==> flow/design.v <==
`timescale 1ns / 1ps
module TwotoFourDecoder(
    input logic [1:0] TwoIn,
    output logic [3:0] FourOut
    );
    always_comb
        case (TwoIn)
            2'b00: FourOut = 4'b0111;
            2'b01: FourOut = 4'b1011;
            2'b10: FourOut = 4'b1101;
            default: FourOut = 4'b1110;
        endcase 
endmodule
`timescale 1ns / 1ps
module count_n#(parameter N=20)(
    input logic clk,
    input logic rst,
    input logic cw,
    input logic en,
    output logic [N-1:0] count
    );
    parameter ZERO={N,(1'b0)};
    logic [N-1:0] counter, n_counter;
    always_ff @(posedge clk, posedge rst)
    if(rst)
       counter<=ZERO;
    else
       counter<=n_counter;
    always_comb 
       if(en)
          if(cw)
             n_counter = counter+1;
          else
             n_counter=counter-1;
       else
          n_counter=counter;    
    assign count=counter;
endmodule
`timescale 1ns / 1ps
module mux_sseg#(parameter N=7)(
    input logic [N-1:0] in0,
    input logic [N-1:0] in1,
    input logic [N-1:0] in2,
    input logic [N-1:0] in3,
    input logic [1:0] sel,
    output logic [N-1:0] sseg
    );
    parameter [6:0] A=2'b00;
    parameter [6:0] B=2'b01;
    parameter [6:0] C=2'b10;
    parameter [6:0] D=2'b11;
    always_comb
        case(sel)
        A: sseg = in0;
        B: sseg = in1;
        C: sseg = in2;
        D: sseg = in3;
        default: sseg = 7'bzzzzzzz;
        endcase
endmodule
`timescale 1ns / 1ps
module sseg_setter(
    input logic [27:0] ssegValues, 
    input logic en,
    input logic clk, rst,
    output logic [6:0] sseg,
    output logic [3:0] an
    );
    logic [19:0] count2;
    mux_sseg# (.N(7)) DUT(
        .in0(ssegValues[27:21]), 
        .in1(ssegValues[20:14]), 
        .in2(ssegValues[13:7]), 
        .in3(ssegValues[6:0]), 
        .sel(count2[20-1:20-2]),   
        .sseg(sseg)
     );
     count_n# (.N(20)) DUT2(
        .clk(clk),          
        .rst(rst),        
        .en(en),          
        .count(count2)
     );
     TwotoFourDecoder deco(
        .TwoIn(count2[20-1:20-2]),
        .FourOut(an)
    );
endmodule
Step by step through the tools: sseg_setter

What the tools print for sseg_setter, step after step.
Lines are those of the file above, counted from 1.
Cell names lack the library's common part.
A cell with -- has no value.

Top module: sseg_setter
Clock port: clk
Standard-cell library: sky130hd
Library corner: tt_025C_1v80

Elaborated design

Source: Yosys, flattened and elaborated, memories not mapped. Widths are those after wreduce; folded enables and synchronous resets count as part of the registers. Registers that Yosys merges into a memory's read port (data or address) are not register bits. Print and check cells do not count. Equal cells are merged and count once.

Reductions and logical operators: 1
Add/subtract/negate cells: 2
Equal/unequal tests: 3
Muxes and demuxes: 3

Operators by type and width:

| operator                                                       | number |
| 7-bit parallel mux with 4-bit select                           | 1 |
| 20-bit by 1-bit adder with 20-bit output with constant B       | 1 |
| 20-bit by 1-bit subtractor with 20-bit output with constant B  | 1 |
| 20-bit 2-to-1 mux                                              | 1 |
| 4-bit parallel mux with 3-bit select                           | 1 |
| 2-bit equality test with constant B                            | 2 |
| 2-bit by 1-bit equality test with 1-bit output with constant B | 1 |
| 2-bit logical NOT                                              | 1 |

Input bits: 31
Bits in registers: 20

Longest topological paths

Yosys ltp: most cells in a row. Word level: on the elaborated netlist, between registers, memories and ports. Mapped: between sequential cells and ports; inverters and the memories' decode and read muxes count.

Depth in word-level cells: 2
ABC_AREA: 0
Depth in mapped cells: 6

After synthesis

The flow's flattened synthesis, as Yosys stat reports it; memories are mapped. The netlist is that of the ABC_AREA named above (0 if unset); the other value can give another one.

Cell area after synthesis: 1092.3 µm²
Area of sequential cells: 503.0 µm²
Cell count: 87
Flip-flop cells: 20
Buffers: 2

Cells by type:

| cell type | number | total area (µm²) |
| dfrtp_1   | 18     | 450.432 |
| mux4_2    | 7      | 157.651 |
| xor2_1    | 10     | 87.584 |
| xnor2_1   | 8      | 70.067 |
| dfstp_2   | 2      | 52.55 |
| nor2_1    | 7      | 26.275 |
| nor4_2    | 2      | 25.024 |
| nor4b_4   | 1      | 23.773 |
| nand2_1   | 6      | 22.522 |
| nor4_4    | 1      | 21.27 |
| or3_1     | 3      | 18.768 |
| nor3_1    | 3      | 15.014 |
| ha_1      | 1      | 12.512 |
| nand2b_1  | 2      | 12.512 |
| inv_1     | 3      | 11.261 |
| nand3b_2  | 1      | 11.261 |
| o41ai_1   | 1      | 8.758 |
| nand3b_1  | 1      | 7.507 |

Not listed: further types 10, cells in them 10.
The figures by module come from a second, unflattened synthesis with its own total; it is not the netlist above.

Cell total of the unflattened synthesis: 202
Area (unflattened synthesis): 1935.6 µm²

Each row is one instance without its submodules.

Modules:

| module           | cells | times used | seq. area (µm²) | area (µm²) |
| count_n #(N=20)  | 189   | 1          | 503.0           | 1740.4 |
| mux_sseg #(N=7)  | 9     | 1          | 0.0             | 172.7 |
| TwotoFourDecoder | 4     | 1          | 0.0             | 22.5 |
| sseg_setter      | 0     | 1          | 0.0             | 0.0 |

Path before layout

Path of least setup slack by OpenSTA after synthesis, without wires, with an ideal clock, recovery checks aside; 20% of the period is set as input and as output delay. Where synthesis merged equal registers, the netlist keeps one of their names.

Kind: register to register
Start point: register DUT2.counter[0]
End point: register DUT2.counter[14]
Period: 2.14 ns
Path delay: 1.690 ns
Stages on the path: 7
Path slack: 0.450 ns
Arrival: 1.567 ns
Time at the first pin: 0.000 ns
Synthesis period reached: 1.69 ns

"path delay" = arrival - input delay + setup time.
"stages on the path": output pins that drive a net of the path, with the launching flip-flop's if there is one; two outputs of one cell count as two.
"synthesis period reached" = period - worst setup slack (recovery checks aside). The figure is calculated, with input and output delays left at 20% of the set period.
The rows between start and end are the longest chain of elaborated cells between them; the timing report does not say that the signal goes this way. Where chains are equally long, one stands for them.
A line is the first line of the expression or statement that the cell stems from. Yosys adds cells for indexed reads and writes and turns some case tables into memories.

Cells stage by stage: dfrtp_1 inv_1 ha_1 nand3b_1 nand3b_2 or4_1 xnor2_1
Cells in the longest elaborated chain: 2
Elaborated cells between the ends (all ways): 3
RTL lines with such cells: 3
Those cells by class: add/sub (2); mux (1)

Ends and longest elaborated chain, after synthesis:

| item                                          | RTL line | text |
| from (decl)                                   | 23       | `logic [N-1:0] counter, n_counter;` |
| from (assign)                                 | 26       | `counter<=ZERO;` |
| from (assign)                                 | 28       | `counter<=n_counter;` |
| 20-bit by 1-bit subtractor with 20-bit output | 34       | `n_counter=counter-1;` |
| 20-bit 2-to-1 mux                             | 31       | `if(cw)` |
| to (assign)                                   | 26       |  |
| to (assign)                                   | 28       |  |
| to (decl)                                     | 23       |  |

## Implementation results

sseg_setter: 2 stored runs of the Yosys and OpenROAD flow on sky130hd. The settings differ; the order carries no meaning. The constraints put input and output delay at 20% of the set period each and load the outputs with 0.01 pF.
A setting shown as - is not set for that run.

| item                               | flow run A | flow run B |
| period_ns                          | 2.16       | 2.67       |
| CORE_UTILIZATION                   | 65         | 57         |
| SETUP_SLACK_MARGIN                 | 0.08       | -          |
| HOLD_SLACK_MARGIN                  | -0.02      | -          |
| CORE_ASPECT_RATIO                  | 1.06       | 1.68       |
| CELL_PAD_IN_SITES_GLOBAL_PLACEMENT | 0          | 0          |
| GPL_ROUTABILITY_DRIVEN             | 1          | -          |
| CAP_MARGIN                         | 0          | 10         |
| CORE_MARGIN                        | 2          | 7          |
| SLEW_MARGIN                        | 20         | 35         |
| PLACE_DENSITY_LB_ADDON             | -          | 0.27       |
| CELL_PAD_IN_SITES_DETAIL_PLACEMENT | -          | 2          |
| GPL_TIMING_DRIVEN                  | -          | 1          |
| CTS_CLUSTER_SIZE                   | -          | 73         |
| MIN_ROUTING_LAYER                  | -          | met1       |

Flow run A: not finished: placement ended with error GPL-0301
Flow run B: not finished: placement ended with error DPL-0033
